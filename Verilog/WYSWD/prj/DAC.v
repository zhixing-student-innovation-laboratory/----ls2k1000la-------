==> flow/design.v <==
module DAC
(
    input wire	sys_clk,
    input wire	sys_rst_n,
	input wire	[3:0]	DA1_mode,
    input wire	[3:0]	DA2_mode,
    input wire	[11:0]	TIG_mode,
    output reg LDAC,
    output reg SYNC,
    output reg SCLK,
    output reg DIN
);
reg	[1:0] channel;
reg	key_flag;
reg	[26:0]	flag_cnt;
reg [15:0]	Data;
reg [2:0]	DA1_mode_temp;
reg [2:0]	DA2_mode_temp;
parameter       IDLE  = 2'b01,           
                WREN  = 2'b10;           
reg         [3:0]           state;
reg         [1:0]           cnt_clk1;         
reg         [5:0]           cnt_clk2;         
reg         [1:0]           cnt_clk3;         
reg         [3:0]           cnt_byte;
reg         [1:0]           cnt_sck;
reg         [3:0]           cnt_bit;         
integer i;
reg [11:0]nnn;
initial
	begin
		LDAC <= 1'b0;
        Data <= 16'b0000_1000_1111_000_0;
	end
always@(posedge sys_clk or negedge sys_rst_n)
	if(sys_rst_n == 1'b0)
    	begin
        key_flag <= 1'b0;
        flag_cnt <= 27'd0;
        end
     else   
        begin
        if(flag_cnt == 27'd10_000_000)
        	begin
        	key_flag <= 1'b1;
            flag_cnt <= 27'd0;
            channel <= channel + 1'b1;
            if(channel == 2'd0)
            	begin
                case(DA1_mode)
                4'd0:Data <= 16'b1100_1101_1100_000_0;
   				4'd1:Data <= 16'b0011_0111_1100_000_0;
   				4'd2:Data <= 16'b1001_0010_0010_000_0;
   				4'd3:Data <= 16'b1001_1011_1010_000_0;
   				4'd4:Data <= 16'b0000_0111_1000_000_0;
   				4'd5:Data <= 16'b1110_1010_0100_000_0; 
   				4'd6:Data <= 16'b0111_0111_1100_000_0;
   				4'd7:Data <= 16'b0001_0010_0010_000_0;
   				4'd8:Data <= 16'b0110_1111_1010_000_0;
   				4'd9:Data <= 16'b0100_0111_1000_000_0;
   				4'd10:Data <= 16'b0000_1010_0100_000_0; 
   				4'd11:Data <= 16'b0000_0111_0100_000_0; 
   				4'd12:Data <= 16'b0101_1110_1100_000_0; 
   				4'd13:Data <= 16'b0000_0011_1100_000_0; 
   				4'd14:Data <= 16'b0000_0001_1010_000_0; 
   				4'd15:Data <= 16'b0000_0001_1010_000_0; 
   				default : Data <= 16'b0000_0000_0000_000_0;
   				endcase
                end
            else if(channel == 2'd1)
            	begin
                case(DA2_mode)
                4'd0:Data <= 16'b0001_0111_1100_100_0;
   				4'd1:Data <= 16'b1001_0100_0010_100_0;
   				4'd2:Data <= 16'b1111_1110_0010_100_0;
   				4'd3:Data <= 16'b1000_0111_1010_100_0; 
   				4'd4:Data <= 16'b1011_0010_0100_100_0; 
   				4'd5:Data <= 16'b0011_0011_0100_100_0; 
   				4'd6:Data <= 16'b0010_0100_0010_100_0; 
   				4'd7:Data <= 16'b1111_0001_0010_100_0;
   				4'd8:Data <= 16'b1000_0000_0110_100_0; 
   				4'd9:Data <= 16'b0000_1010_0100_100_0;
   				4'd10:Data <= 16'b0101_0011_0100_100_0; 
   				4'd11:Data <= 16'b0111_1000_1100_100_0; 
   				4'd12:Data <= 16'b0100_1010_1100_100_0;
   				4'd13:Data <= 16'b1000_1011_1100_100_0;
   				4'd14:Data <= 16'b0010_1111_1000_100_0;
   				4'd15:Data <= 16'b0010_1111_1000_100_0;
   				default : Data <= 16'b0000_0000_0000_100_0;
   				endcase
                end
            else if(channel == 2'd2)
            	begin
                Data <= ((TIG_mode<<11 & 12'b1000_0000_0000) + (TIG_mode<<9 & 12'b0100_0000_0000) + (TIG_mode<<7 & 12'b0010_0000_0000) + (TIG_mode<<5 & 12'b0001_0000_0000) + (TIG_mode<<3 & 12'b0000_1000_0000) + (TIG_mode<<11 & 12'b1000_0000_0000) + (TIG_mode<<1 & 12'b000_0100_0000) + (TIG_mode>>11 & 12'b0000_0000_0001) + (TIG_mode>>9 & 12'b0000_0000_0010) + (TIG_mode>>7 & 12'b0000_0000_0100) + (TIG_mode>>5 & 12'b0000_0000_1000) + (TIG_mode>>3 & 12'b0000_0001_0000) + (TIG_mode>>1 & 12'b0000_0010_0000))*16+4;
                end    
            end
        else
        	begin
            key_flag <= 1'b0;
            flag_cnt <= flag_cnt + 1'b1;
            end
        end
always@(posedge sys_clk or negedge sys_rst_n)        
    if(sys_rst_n == 0)
        state <= IDLE;
    else
        case(state)
            IDLE    :   if(key_flag == 1)state <= WREN;      
            WREN    :   if(cnt_byte == 4'd2 && cnt_clk3 == 2'd3)state <= IDLE;
            default :   state <= IDLE;
        endcase    
always@(posedge sys_clk or negedge sys_rst_n) 
    if(sys_rst_n == 0)
        cnt_clk1 <= 2'd0;
    else if(state != IDLE && cnt_byte == 4'd0)
        cnt_clk1 <= cnt_clk1 + 1;
always@(posedge sys_clk or negedge sys_rst_n)       
    if(sys_rst_n == 0)
        cnt_clk2 <= 6'd0;
    else if(state != IDLE && cnt_byte == 4'd1)
        cnt_clk2 <= cnt_clk2 + 1;       
always@(posedge sys_clk or negedge sys_rst_n) 
    if(sys_rst_n == 0)
        cnt_clk3 <= 2'd0;
    else if(state != IDLE && cnt_byte == 4'd2)
        cnt_clk3 <= cnt_clk3 + 1;
always@(posedge sys_clk or negedge sys_rst_n)        
    if(sys_rst_n == 0)
        cnt_byte <= 0;
    else if(cnt_byte == 4'd0 && cnt_clk1 == 2'd3)
        cnt_byte <= 1;
    else if(cnt_byte == 4'd1 && cnt_clk2 == 6'd63)
        cnt_byte <= 2;
    else if(cnt_byte == 4'd2 && cnt_clk3 == 2'd3)
        cnt_byte <= 0;         
always@(posedge sys_clk or negedge sys_rst_n)        
    if(sys_rst_n == 0)
        cnt_sck <= 2'd0;
    else if(state == WREN && cnt_byte == 4'd1)
        cnt_sck <= cnt_sck + 1;
always@(posedge sys_clk or negedge sys_rst_n)        
    if(sys_rst_n == 0)        
        cnt_bit <= 3'b0;
    else if(cnt_sck == 2'd2)        
        cnt_bit <= cnt_bit + 1'b1;
always@(posedge sys_clk or negedge sys_rst_n)        
    if(sys_rst_n == 0)
        SYNC <= 1;
    else if(key_flag == 1)
        SYNC <= 0;
    else if(cnt_byte == 4'd2 && cnt_clk3 == 2'd3 && state == WREN)
        SYNC <= 1;
always@(posedge sys_clk or negedge sys_rst_n)        
    if(sys_rst_n == 0)
        DIN <= 0;
    else if(state == WREN && cnt_byte == 4'd2)
        DIN <= 0;
    else if(state == WREN && cnt_byte == 4'd1 && cnt_sck == 2'd0)
        DIN <= Data[cnt_bit];
always@(posedge sys_clk or negedge sys_rst_n) 
    if(sys_rst_n == 0)
        SCLK  <= 1;
    else if(cnt_sck == 2'd0)
        SCLK  <= 1;
    else if(cnt_sck == 2'd2)
        SCLK  <= 0;
endmodule
# --- Tool chain data of DAC ---
# Tool output for the design above, in the order of the flow.
# Lines are those of the file above, counted from 1.
setup:
  top: "DAC"
  clk_port: "sys_clk"
  library: "sky130hd"
  corner: "tt_025C_1v80"

# --- Word-level counts ---
# Counts by Yosys on the flattened word-level netlist (proc, flatten, opt, wreduce; memories kept). Register bits leave out memories and registers merged into their read ports (data or address). Print and check cells are left out.
# Yosys's memory passes give these memory sizes; they may raise the number of words (mostly to a power of two), join words into wider ones and drop unused or constant bits.
word_totals:
  mem_count: 2
  out_inout_bits: 4
  ff_bits: 73
  word_cells: 90
  mem_bits_ro: 352
mem_list:
  columns: ["name", "size", "word_bits", "rd", "wr", "line_no", "source"]
  rows:
  - ["(no name shown)", 16, 11, 1, 0, 50, "case(DA1_mode)"]
  - ["(no name shown)", 16, 11, 1, 0, 72, "case(DA2_mode)"]
classes:
  equal: 15
  n_shift: 1
  n_reduce_logical: 21
  mux: 17
  addsub: 20
ops:
  columns: ["cell", "count"]
  rows:
  - ["16-bit two-way mux", 3]
  - ["27-bit by 1-bit adder with 27-bit output (second input constant)", 1]
  - ["27-bit by 24-bit equality test with 1-bit output (second input constant)", 1]
  - ["27-bit two-way mux", 1]
  - ["4-bit two-way mux", 5]
  - ["16-bit by 3-bit adder with 16-bit output (second input constant)", 1]
  - ["16-bit by 4-bit indexed select with 1-bit output", 1]
  - ["12-bit by 1-bit adder with 12-bit output", 1]
  - ["12-bit by 10-bit adder with 12-bit output", 1]
  - ["12-bit by 11-bit adder with 12-bit output", 1]
  - ["12-bit adder", 1]
  - ["12-bit by 2-bit adder with 12-bit output", 1]
  - ["12-bit by 3-bit adder with 12-bit output", 1]
  - ["12-bit by 4-bit adder with 12-bit output", 1]
  - ["12-bit by 5-bit adder with 12-bit output", 1]
  - ["12-bit by 6-bit adder with 12-bit output", 1]
  - ["12-bit by 7-bit adder with 12-bit output", 1]
  - ["12-bit by 8-bit adder with 12-bit output", 1]
  - ["12-bit by 9-bit adder with 12-bit output", 1]
  - ["4-bit by 2-bit equality test with 1-bit output (second input constant)", 3]
  - ["1-bit logical AND", 10]
  - ["2-bit by 1-bit adder with 2-bit output (second input constant)", 4]
  - ["2-bit equality test (second input constant)", 4]
  - ["4-bit by 1-bit equality test with 1-bit output (second input constant)", 2]
  - ["4-bit case mux with 2-bit select", 1]
  - ["1-bit two-way mux", 7]
  - ["2-bit nonzero test", 3]
  - ["3-bit nonzero test", 2]
# Not listed: further kinds 10, cells in them 13.

# --- Longest topological paths ---
# Longest topological path by Yosys (ltp), each cell counted once; first at word level (registers and memories cut), then after technology mapping (sequential cells cut; the memories' decode and read muxes count).
logic_depth:
  word_depth: 16
  ABC_AREA: 0
  depth_mapped: 7
  ltp_nobuf: 7

# --- Netlist ---
# Source: synth_stat.txt of the flow (Yosys; design flattened, memories mapped). It holds for the ABC_AREA given above (unset counts as 0); a run with the other value may have another netlist.
# Totals and module areas in this step are rounded.
by_type:
  columns: ["cell", "count", "area_total_um2"]
  rows:
  - ["sky130_fd_sc_hd__dfrtp_1", 48, 1.2E+03]
  - ["sky130_fd_sc_hd__edfxtp_1", 16, 480.461]
  - ["sky130_fd_sc_hd__ha_1", 27, 337.824]
  - ["sky130_fd_sc_hd__xnor2_1", 22, 192.685]
  - ["sky130_fd_sc_hd__nand2_1", 33, 123.869]
  - ["sky130_fd_sc_hd__xor2_1", 13, 113.859]
  - ["sky130_fd_sc_hd__dfstp_2", 4, 105.101]
  - ["sky130_fd_sc_hd__o21ai_0", 21, 105.101]
  - ["sky130_fd_sc_hd__nor2_1", 27, 101.347]
  - ["sky130_fd_sc_hd__inv_1", 24, 90.086]
  - ["sky130_fd_sc_hd__mux2i_1", 9, 90.086]
  - ["sky130_fd_sc_hd__mux4_2", 4, 90.086]
  - ["sky130_fd_sc_hd__nand4_1", 11, 68.816]
  - ["sky130_fd_sc_hd__a21oi_1", 13, 65.062]
  - ["sky130_fd_sc_hd__nand3_1", 11, 55.053]
  - ["sky130_fd_sc_hd__mux2_2", 4, 45.043]
  - ["sky130_fd_sc_hd__and2_1", 7, 43.792]
  - ["sky130_fd_sc_hd__clkbuf_1", 10, 37.536]
# Not listed: further types 33, cells in them 62.
synth_totals:
  yosys_area_um2: 3800
  n_buf: 13
  flip_flops: 68
  cells: 366

# --- Path before layout ---
# Source: OpenSTA report_checks on the synthesized netlist (no wires, ideal clock, input and output delay 20% of the period each), path of least setup slack; recovery checks are left aside. Register names are those of the netlist, which keeps one name where synthesis merged equal registers.
synth_path:
  path_type: "reg-to-reg"
  start: "register flag_cnt[0]"
  end: "register Data[10]"
  driving_pins: 8
  tclk_ns: 2.6
  delay_ns: 2.472
  path_buffers: 0
  required_time_ns: 2.214
  setup_time_ns: 0.386
  t_arrival_ns: 2.086
  path_slack_ns: 0.128
  synth_period_reached_ns: 2.472
# "delay_ns" is the arrival time less input delay plus setup time.
# "driving_pins" counts driving pins, that of a launching flip-flop among them; a cell with two outputs on the path counts twice.
# "synth_period_reached_ns" = period - worst setup slack (recovery checks aside). The figure is calculated, with input and output delays left at 20% of the set period.
# The rows between start and end are the longest chain of elaborated cells between them; the timing report does not say that the signal goes this way. Where chains are equally long, one stands for them.
# Each line given opens the expression or statement behind the cell; cells for indexed reads and writes are added by Yosys, which also makes memories of some case tables.
# A register here has more assigning lines than the two given.
synth_between:
  cell_sequence: "sky130_fd_sc_hd__dfrtp_1 -> sky130_fd_sc_hd__inv_1 -> sky130_fd_sc_hd__ha_1 -> sky130_fd_sc_hd__nor4bb_1 -> sky130_fd_sc_hd__nand4_1 -> sky130_fd_sc_hd__nor4_2 -> sky130_fd_sc_hd__and2_1 -> sky130_fd_sc_hd__nor2b_1"
  elab_chain_len: 2
synth_lines:
  columns: ["item", "line_no", "source"]
  rows:
  - ["start, declared", 15, "reg [26:0] flag_cnt;"]
  - ["start, assigned", 39, "flag_cnt <= 27'd0;"]
  - ["start, assigned", 100, "flag_cnt <= flag_cnt + 1'b1;"]
  - ["27-bit by 24-bit equality test with 1-bit output", 43, "if(flag_cnt == 27'd10_000_000)"]
  - ["3-bit AND reduction", null, null]
  - ["end, assigned", 51, "4'd0:Data <= 16'b1100_1101_1100_000_0;"]
  - ["end, assigned", 94, "Data <= ((TIG_mode<<11 & 12'b1000_0000_0000) + (TIG_mode<<9 & 12'b0100_0000_0000) + (TIG_mode<<7 & 12'b0010_00 ..."]
  - ["end, declared", 16, "reg [15:0] Data;"]

# --- Timing after layout ---
# From the final timing report of flow run 1: the path of least setup slack in the routed layout; clock arrival at registers is part of the times.
layout_path:
  path_type: "reg-to-reg"
  start: "register flag_cnt[0]"
  end: "register Data[6]"
  tclk_ns: 1.71
  path_buffers: 1
  t_arrival_ns: 2.06
  path_slack_ns: -0.31
  setup_time_ns: 0.29
  required_time_ns: 1.74
  driving_pins: 9
# The rows between start and end are the longest chain of elaborated cells between them; the timing report does not say that the signal goes this way. Where chains are equally long, one stands for them.
# A register here has more assigning lines than the two given.
layout_between:
  cell_sequence: "sky130_fd_sc_hd__dfrtp_1 -> sky130_fd_sc_hd__inv_1 -> sky130_fd_sc_hd__ha_2 -> sky130_fd_sc_hd__nor4bb_4 -> sky130_fd_sc_hd__nand4_1 -> sky130_fd_sc_hd__nor4_2 -> sky130_fd_sc_hd__and2_1 -> sky130_fd_sc_hd__nor2b_4 -> sky130_fd_sc_hd__buf_12"
  elab_chain_len: 2
layout_lines:
  columns: ["item", "line_no", "source"]
  rows:
  - ["start, declared", 15, "reg [26:0] flag_cnt;"]
  - ["start, assigned", 39, "flag_cnt <= 27'd0;"]
  - ["start, assigned", 100, "flag_cnt <= flag_cnt + 1'b1;"]
  - ["27-bit by 24-bit equality test with 1-bit output", 43, "if(flag_cnt == 27'd10_000_000)"]
  - ["3-bit AND reduction", null, null]
  - ["end, assigned", 51, "4'd0:Data <= 16'b1100_1101_1100_000_0;"]
  - ["end, assigned", 94, "Data <= ((TIG_mode<<11 & 12'b1000_0000_0000) + (TIG_mode<<9 & 12'b0100_0000_0000) + (TIG_mode<<7 & 12'b0010_00 ..."]
  - ["end, declared", 16, "reg [15:0] Data;"]

# Settings and measured results of 2 stored flow runs for module DAC (sky130hd), not sorted in any way. The constraints put input and output delay at 20% of the set period each and load the outputs with 0.01 pF.
# "period_less_ws_ns" means the clock period less the worst setup slack. The figure is calculated, with input and output delays left at 20% of the set period.
# "worst_path_allowed_less_slack_ns": the worst setup path's part of the clock period (all of it between registers, 20% less for each end at a port) less its slack. A launch clock that arrives late makes it longer, a capture clock that arrives late makes it shorter.
# By "final_power_uw" is meant OpenSTA's value without simulated activity: inputs other than the clock are taken to toggle once in ten clock periods, and the tool carries that through the logic.
# Measured values are rounded.
runs:
  - name: "flow run 1"
    settings:
      period_ns: 1.71
      CORE_UTILIZATION: 30
      PLACE_DENSITY: 0.38
      ABC_AREA: 0
      CTS_CLUSTER_DIAMETER: 300
      MIN_ROUTING_LAYER: "met1"
      MAX_ROUTING_LAYER: "met4"
      CAP_MARGIN: 20
      CORE_MARGIN: 2
      SLEW_MARGIN: 20
    results:
      setup_tns_ns: -4.8
      worst_path_allowed_less_slack_ns: 2.02
      timing.worst_path_kind: "reg-to-reg"
      setup_worst_slack_ns: -0.31
      final_power_uw: 3800
      ys_area_um2: 3800
      post_route_util_frac: 0.42
      period_less_ws_ns: 2.024
      cell_area_final_um2: 5300
      die_area_um2: 14000
  - name: "flow run 2"
    settings:
      period_ns: 1.93
      CORE_UTILIZATION: 16
      CORE_MARGIN: 7
      CELL_PAD_IN_SITES_DETAIL_PLACEMENT: 0
      TNS_END_PERCENT: 80
      ABC_AREA: 1
      GPL_TIMING_DRIVEN: 1
      GPL_ROUTABILITY_DRIVEN: 0
      CTS_CLUSTER_SIZE: 89
      CTS_CLUSTER_DIAMETER: 207
      CAP_MARGIN: 15
      SLEW_MARGIN: 10
    results:
      setup_tns_ns: 0.000
      worst_path_allowed_less_slack_ns: 1.42
      timing.worst_path_kind: "reg-to-output"
      setup_worst_slack_ns: 0.13
      final_power_uw: 3300
      ys_area_um2: 4200
      post_route_util_frac: 0.21
      period_less_ws_ns: 1.803
      cell_area_final_um2: 5400
      die_area_um2: 31000
